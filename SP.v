==> flow/design.v <==
module SP(
  clk,
  rst,
  in_valid,
  instruction,
  busy,
  out_valid,
  out
);
input clk;
input rst;
input in_valid;
input [13:0] instruction;
output reg busy;
output reg out_valid;
output reg [7:0] out;
reg  s1_valid, s2_valid;
reg  [1:0]  s1_opcode, s2_opcode;
reg  [7:0]  s1_rs, s1_rt, s1_rd, s1_writedata;
reg  [3:0]  s1_target, s2_target, s1_rsaddr, s1_rtaddr;
reg  [15:0] s2_result;
reg  [7:0]  r0, r1, r2, r3, r4, r5, r6, r7, r8, r9, r10, r11, r12, r13, r14, r15;
always@(posedge clk)
begin
  if (rst) begin
    busy <= 0;
    out_valid <= 0;
    s1_valid <= 0;
    s2_valid <= 0;
    out <= 0;
    r0 <= 0;
    r1 <= 0;
    r2 <= 0;
    r3 <= 0;
    r4 <= 0;
    r5 <= 0;
    r6 <= 0;
    r7 <= 0;
    r8 <= 0;
    r9 <= 0;
    r10 <= 0;
    r11 <= 0;
    r12 <= 0;
    r13 <= 0;
    r14 <= 0;
    r15 <= 0;
  end
  else begin
    s1_valid <= in_valid;
    s2_valid <= s1_valid;
    out_valid <= s2_valid;
    s1_opcode <= instruction[13:12];
    s2_opcode <= s1_opcode;
    out <= s2_result[7:0];
    s1_rsaddr <= instruction[11:8];
    s1_rtaddr <= instruction[7:4];
    if(s2_opcode != 2'b11 && instruction[13:12] != 2'b10)begin
      if(instruction[11:8] == s2_target)begin
        case(instruction[11:8])
          4'd0: r0 = s2_result;
          4'd1: r1 = s2_result;
          4'd2: r2 = s2_result;
          4'd3: r3 = s2_result;
          4'd4: r4 = s2_result;
          4'd5: r5 = s2_result;
          4'd6: r6 = s2_result;
          4'd7: r7 = s2_result;
          4'd8: r8 = s2_result;
          4'd9: r9 = s2_result;
          4'd10: r10 = s2_result;
          4'd11: r11 = s2_result;
          4'd12: r12 = s2_result;
          4'd13: r13 = s2_result;
          4'd14: r14 = s2_result;
          4'd15: r15 = s2_result;
        endcase
      end
      else if(instruction[7:4] == s2_target)begin
        case(instruction[7:4])
          4'd0: r0 = s2_result;
          4'd1: r1 = s2_result;
          4'd2: r2 = s2_result;
          4'd3: r3 = s2_result;
          4'd4: r4 = s2_result;
          4'd5: r5 = s2_result;
          4'd6: r6 = s2_result;
          4'd7: r7 = s2_result;
          4'd8: r8 = s2_result;
          4'd9: r9 = s2_result;
          4'd10: r10 = s2_result;
          4'd11: r11 = s2_result;
          4'd12: r12 = s2_result;
          4'd13: r13 = s2_result;
          4'd14: r14 = s2_result;
          4'd15: r15 = s2_result;
        endcase
      end
    end
    case (instruction[11:8])
      4'd0: s1_rs <= r0;
      4'd1: s1_rs <= r1;
      4'd2: s1_rs <= r2;
      4'd3: s1_rs <= r3;
      4'd4: s1_rs <= r4;
      4'd5: s1_rs <= r5;
      4'd6: s1_rs <= r6;
      4'd7: s1_rs <= r7;
      4'd8: s1_rs <= r8;
      4'd9: s1_rs <= r9;
      4'd10: s1_rs <= r10;
      4'd11: s1_rs <= r11;
      4'd12: s1_rs <= r12;
      4'd13: s1_rs <= r13;
      4'd14: s1_rs <= r14;
      4'd15: s1_rs <= r15;
    endcase
    case (instruction[7:4])
      4'd0: s1_rt <= r0;
      4'd1: s1_rt <= r1;
      4'd2: s1_rt <= r2;
      4'd3: s1_rt <= r3;
      4'd4: s1_rt <= r4;
      4'd5: s1_rt <= r5;
      4'd6: s1_rt <= r6;
      4'd7: s1_rt <= r7;
      4'd8: s1_rt <= r8;
      4'd9: s1_rt <= r9;
      4'd10: s1_rt <= r10;
      4'd11: s1_rt <= r11;
      4'd12: s1_rt <= r12;
      4'd13: s1_rt <= r13;
      4'd14: s1_rt <= r14;
      4'd15: s1_rt <= r15;
    endcase
    if(instruction[13:12] == 2'b10) s1_target <= instruction[11:8];
    else s1_target <= instruction[3:0];
    s1_writedata <= instruction[7:0];
    s2_target <= s1_target;
    if(s2_opcode != 2'b11 && s1_opcode != 2'b10)begin
      if(s1_rsaddr == s2_target) s1_rs = s2_result;
      else if(s1_rtaddr == s2_target) s1_rt = s2_result;
    end
    case (s1_opcode)
      2'b00: s2_result <= s1_rs + s1_rt;
      2'b01: s2_result <= s1_rs * s1_rt;
      2'b10: s2_result <= s1_writedata;
      2'b11: s2_result <= s1_rs;
    endcase
    if(s2_opcode == 2'b00 || s2_opcode == 2'b01 || s2_opcode == 2'b10)begin
      case (s2_target)
        4'd0: r0 <= s2_result;
        4'd1: r1 <= s2_result;
        4'd2: r2 <= s2_result;
        4'd3: r3 <= s2_result;
        4'd4: r4 <= s2_result;
        4'd5: r5 <= s2_result;
        4'd6: r6 <= s2_result;
        4'd7: r7 <= s2_result;
        4'd8: r8 <= s2_result;
        4'd9: r9 <= s2_result;
        4'd10: r10 <= s2_result;
        4'd11: r11 <= s2_result;
        4'd12: r12 <= s2_result;
        4'd13: r13 <= s2_result;
        4'd14: r14 <= s2_result;
        4'd15: r15 <= s2_result;
      endcase
    end
  end
end
endmodule
# Step by step through the tools: SP
# Tool output for the design above, in the order of the flow.
# Lines are those of the file above, counted from 1.
# Library cell names are shortened.
design:
  top: "SP"
  clock_port: "clk"
  library: "sky130hd"
  lib_corner: "tt_025C_1v80"

# Word-level counts
# Counts by Yosys on the flattened word-level netlist (proc, flatten, opt, wreduce; memories kept). Register bits leave out memories and registers merged into their read ports (data or address). Print and check cells are left out. Cells with the same type and inputs are merged into one.
word_totals:
  register_bits: 63
  inputBits: 17
  output_inout_bits: 10
op_classes:
  add_sub_neg: 1
  multipliers: 1
  equal: 8
  muxes: 9
  reduce_logical: 2
op_table:
  columns: ["operator", "count"]
  rows:
  - ["multiplier 8 x 8 -> 8 bit", 1]
  - ["two-way mux 8 bit", 7]
  - ["case mux 8 bit (select 4 bit)", 1]
  - ["equality test 4 bit", 2]
  - ["adder 8 bit", 1]
  - ["equality test 2 bit with constant B", 3]
  - ["!= test 2 bit with constant B", 2]
  - ["two-way mux 4 bit", 1]
  - ["equality test 2 x 1 -> 1 bit with constant B", 1]
  - ["logical NOT 2 bit", 1]
  - ["logical AND 1 bit", 1]

# Depth
# Longest topological path by Yosys (ltp), each cell counted once; first at word level (registers and memories cut), then after technology mapping (sequential cells cut; the memories' decode and read muxes count).
depth:
  depth_word: 7
  abc_area: 0
  mapped_depth: 24
  ltp_nobuf: 22

# Synthesis result
# Source: synth_stat.txt of the flow (Yosys; design flattened, memories mapped). It holds for the ABC_AREA given above (unset counts as 0); a run with the other value may have another netlist.
types:
  columns: ["cell_type", "count", "area_total_um2"]
  rows:
  - ["edfxtp_1", 48, 1.44E+03]
  - ["ha_1", 23, 287.776]
  - ["fa_1", 13, 260.25]
  - ["dfxtp_1", 11, 220.211]
  - ["mux4_2", 7, 157.651]
  - ["inv_1", 41, 153.898]
  - ["xnor2_1", 17, 148.893]
  - ["nor2b_1", 12, 75.072]
  - ["nand2_1", 19, 71.318]
  - ["xnor3_1", 3, 67.565]
  - ["xnor2_2", 4, 65.062]
  - ["and2_1", 9, 56.304]
  - ["nand4_1", 9, 56.304]
  - ["o21ai_0", 11, 55.053]
  - ["nor2_1", 14, 52.55]
  - ["a21oi_1", 10, 50.048]
  - ["mux2_2", 4, 45.043]
  - ["a22oi_1", 5, 37.536]
# Not listed: further types 25, cells in them 50.
mapped:
  mapped_cells: 310
  yosys_area_um2: 3722.3
  seqArea_um2: 1661.6
  ffs: 59
  n_buf: 11

# Worst setup path after synthesis
# OpenSTA on the mapped netlist: ideal clock, no wires. The path of least setup slack (recovery checks aside). Input and output delay are each 20% of the period. Register names are those of the netlist, which keeps one name where synthesis merged equal registers.
synth_timing:
  path_kind: "reg2reg"
  start: "reg (no name shown)"
  end: "reg s2_result[7]"
  period_ns: 4.79
  setup_time_ns: 0.261
  launch_ns: 0.000
  t_arrival_ns: 4.911
  required_time_ns: 4.529
  slack_ns: -0.381
  delay_ns: 5.172
  stages: 25
  synth_period_reached_ns: 5.171
# "delay_ns" is the arrival time less input delay plus setup time.
# "stages" counts driving pins, that of a launching flip-flop among them; a cell with two outputs on the path counts twice.
# "synth_period_reached_ns" = period - worst setup slack (recovery checks aside). The figure is calculated, with input and output delays left at 20% of the set period.
# The rows between start and end are the longest chain of elaborated cells between them; the timing report does not say that the signal goes this way. Where chains are equally long, one stands for them.
# Each line given opens the expression or statement behind the cell; cells for indexed reads and writes are added by Yosys, which also makes memories of some case tables.
# A register here has more assigning lines than the two given.
synth_via:
  path_cell_list: "edfxtp_1 > xnor2_1 > and4_1 > buf_6 > buf_8 > nand3_1 > and2_1 > inv_1 > ha_1 > inv_1 > fa_1 > inv_1 > fa_1 > ha_1 > inv_1 > fa_1 > inv_1 > ha_1 > a21o_1 > a21oi_1 > xnor2_1 > xnor2_2 > xnor3_1 > mux2i_1 > o311a_1"
  elab_chain_len: 7
  cone_cells: 12
  lines_between: 7
  cone_classes: "1 x add/sub; 1 x mul; 2 x eq/ne; 8 x mux"
synth_rtl:
  columns: ["element", "line_no", "text"]
  rows:
  - ["start, declared", 20, null]
  - ["start, assigned", 138, null]
  - ["equality test 4 bit", 141, null]
  - ["two-way mux 8 bit", 141, null]
  - ["two-way mux 8 bit", 140, null]
  - ["two-way mux 8 bit", 139, "if(s2_opcode != 2'b11 && s1_opcode != 2'b10)begin"]
  - ["two-way mux 8 bit", 25, "if (rst) begin"]
  - ["multiplier 8 x 8 -> 8 bit", 145, "2'b01: s2_result <= s1_rs * s1_rt;"]
  - ["case mux 8 bit (select 4 bit)", 143, "case (s1_opcode)"]
  - ["end, assigned", 144, "2'b00: s2_result <= s1_rs + s1_rt;"]
  - ["end, assigned", 145, null]

# Path in the finished layout
# From the final timing report of run A: the path of least setup slack in the routed layout; clock arrival at registers is part of the times.
layout_timing:
  path_kind: "reg2reg"
  start: "reg (no name shown)"
  end: "reg s2_result[7]"
  period_ns: 3.83
  setup_time_ns: 0.12
  launch_ns: 0.35
  t_arrival_ns: 5.65
  required_time_ns: 4.06
  slack_ns: -1.59
  stages: 25
# The rows between start and end are the longest chain of elaborated cells between them; the timing report does not say that the signal goes this way. Where chains are equally long, one stands for them.
# A register here has more assigning lines than the two given.
layout_via:
  path_cell_list: "edfxtp_1 > buf_6 > xnor2_4 > o2111ai_4 > buf_6 > o31ai_4 > and2_4 > inv_4 > ha_4 > inv_2 > fa_2 > inv_2 > fa_1 > ha_1 > inv_2 > fa_1 > inv_2 > ha_4 > a21o_1 > a21oi_4 > xnor2_2 > xnor2_2 > xnor3_1 > mux2i_1 > o311a_1"
  elab_chain_len: 7
  cone_cells: 12
  lines_between: 7
  cone_classes: "1 x add/sub; 1 x mul; 2 x eq/ne; 8 x mux"
layout_rtl:
  columns: ["element", "line_no", "text"]
  rows:
  - ["start, declared", 20, null]
  - ["start, assigned", 138, null]
  - ["equality test 4 bit", 141, null]
  - ["two-way mux 8 bit", 141, null]
  - ["two-way mux 8 bit", 140, null]
  - ["two-way mux 8 bit", 139, "if(s2_opcode != 2'b11 && s1_opcode != 2'b10)begin"]
  - ["two-way mux 8 bit", 25, "if (rst) begin"]
  - ["multiplier 8 x 8 -> 8 bit", 145, "2'b01: s2_result <= s1_rs * s1_rt;"]
  - ["case mux 8 bit (select 4 bit)", 143, "case (s1_opcode)"]
  - ["end, assigned", 144, "2'b00: s2_result <= s1_rs + s1_rt;"]
  - ["end, assigned", 145, null]

Ticket comment

2 stored runs of SP in the flow (synthesis by Yosys, layout by OpenROAD, sky130hd cells), in arbitrary order. Constraints: input delay and output delay 20% of the set period each, output load 0.01 pF.
"achievedPeriod_ns" is the run's clock period less its worst setup slack. It is reckoned from that one timing run; input and output delays stay at 20% of the period that was set.
"critical_path_time_ns" is the time allowed to the run's worst setup path (the clock period less input and output delay, where it has them) less its slack. Clock arrival times count: a late capture clock shortens it, a late launch clock lengthens it.
By "design_power_uw" is meant OpenSTA's value without simulated activity: inputs other than the clock are taken to toggle once in ten clock periods, and the tool carries that through the logic.

--- run A ---
==> flow/run.sh <==
#!/bin/bash
# the make line also repeats the synthesis and layout settings of config.mk as NAME=value (left out here)
make -C /OpenROAD-flow-scripts/flow DESIGN_CONFIG=/design/flow/config.mk WORK_HOME=/design/flow/orfs CLKGATE_MAP_FILE= finish
==> flow/config.mk <==
export PLATFORM = sky130hd
export DESIGN_NAME = SP
export DESIGN_NICKNAME = SP
export VERILOG_FILES = /design/flow/design.v
export SDC_FILE = /design/flow/constraint.sdc
export NUM_CORES = 4
export LEC_CHECK = 0
export CAP_MARGIN = 30
export CELL_PAD_IN_SITES_DETAIL_PLACEMENT = 1
export CORE_MARGIN = 2
export CORE_UTILIZATION = 43
export CTS_CLUSTER_SIZE = 77
export GPL_ROUTABILITY_DRIVEN = 1
export GPL_TIMING_DRIVEN = 0
export MAX_ROUTING_LAYER = met4
export PLACE_DENSITY = 0.77
export SLEW_MARGIN = 20
==> flow/constraint.sdc <==
create_clock -name core_clock -period 3.83 [get_ports {clk}]
set_input_delay 0.7660 -clock core_clock [delete_from_list [all_inputs] [get_ports {clk}]]
set_output_delay 0.7660 -clock core_clock [all_outputs]
set_load 0.01 [all_outputs]

==> results, as YAML <==
results:
  synthesis_area_um2: 3722.3
  design.die.area_um2: 9416.8
  achievedPeriod_ns: 5.420
  hold_worst_slack_ns: 0.427
  tns_ns: -4.975
  ws_setup_ns: -1.590
  utilization_pct: 65.2
  design_power_uw: 3203
  critical_path_time_ns: 5.42
  worstPathKind: "reg2reg"
  finalCellArea_um2: 5411.4

--- run B ---
==> flow/run.sh <==
#!/bin/bash
# the make line also repeats the synthesis and layout settings of config.mk as NAME=value (left out here)
make -C /OpenROAD-flow-scripts/flow DESIGN_CONFIG=/design/flow/config.mk WORK_HOME=/design/flow/orfs CLKGATE_MAP_FILE= finish
==> flow/config.mk <==
export PLATFORM = sky130hd
export DESIGN_NAME = SP
export DESIGN_NICKNAME = SP
export VERILOG_FILES = /design/flow/design.v
export SDC_FILE = /design/flow/constraint.sdc
export NUM_CORES = 4
export LEC_CHECK = 0
export CAP_MARGIN = 20
export CELL_PAD_IN_SITES_DETAIL_PLACEMENT = 2
export CORE_MARGIN = 2
export CORE_UTILIZATION = 60
export CTS_CLUSTER_DIAMETER = 79
export CTS_CLUSTER_SIZE = 34
export GPL_ROUTABILITY_DRIVEN = 1
export MIN_ROUTING_LAYER = met1
export PLACE_DENSITY = 0.68
export SETUP_SLACK_MARGIN = 0.49
export SLEW_MARGIN = 20
export TNS_END_PERCENT = 75
==> flow/constraint.sdc <==
create_clock -name core_clock -period 5.1 [get_ports {clk}]
set_input_delay 1.0200 -clock core_clock [delete_from_list [all_inputs] [get_ports {clk}]]
set_output_delay 1.0200 -clock core_clock [all_outputs]
set_load 0.01 [all_outputs]

==> results, as YAML <==
outcome: "no final report: placement broke off with DPL-0033"
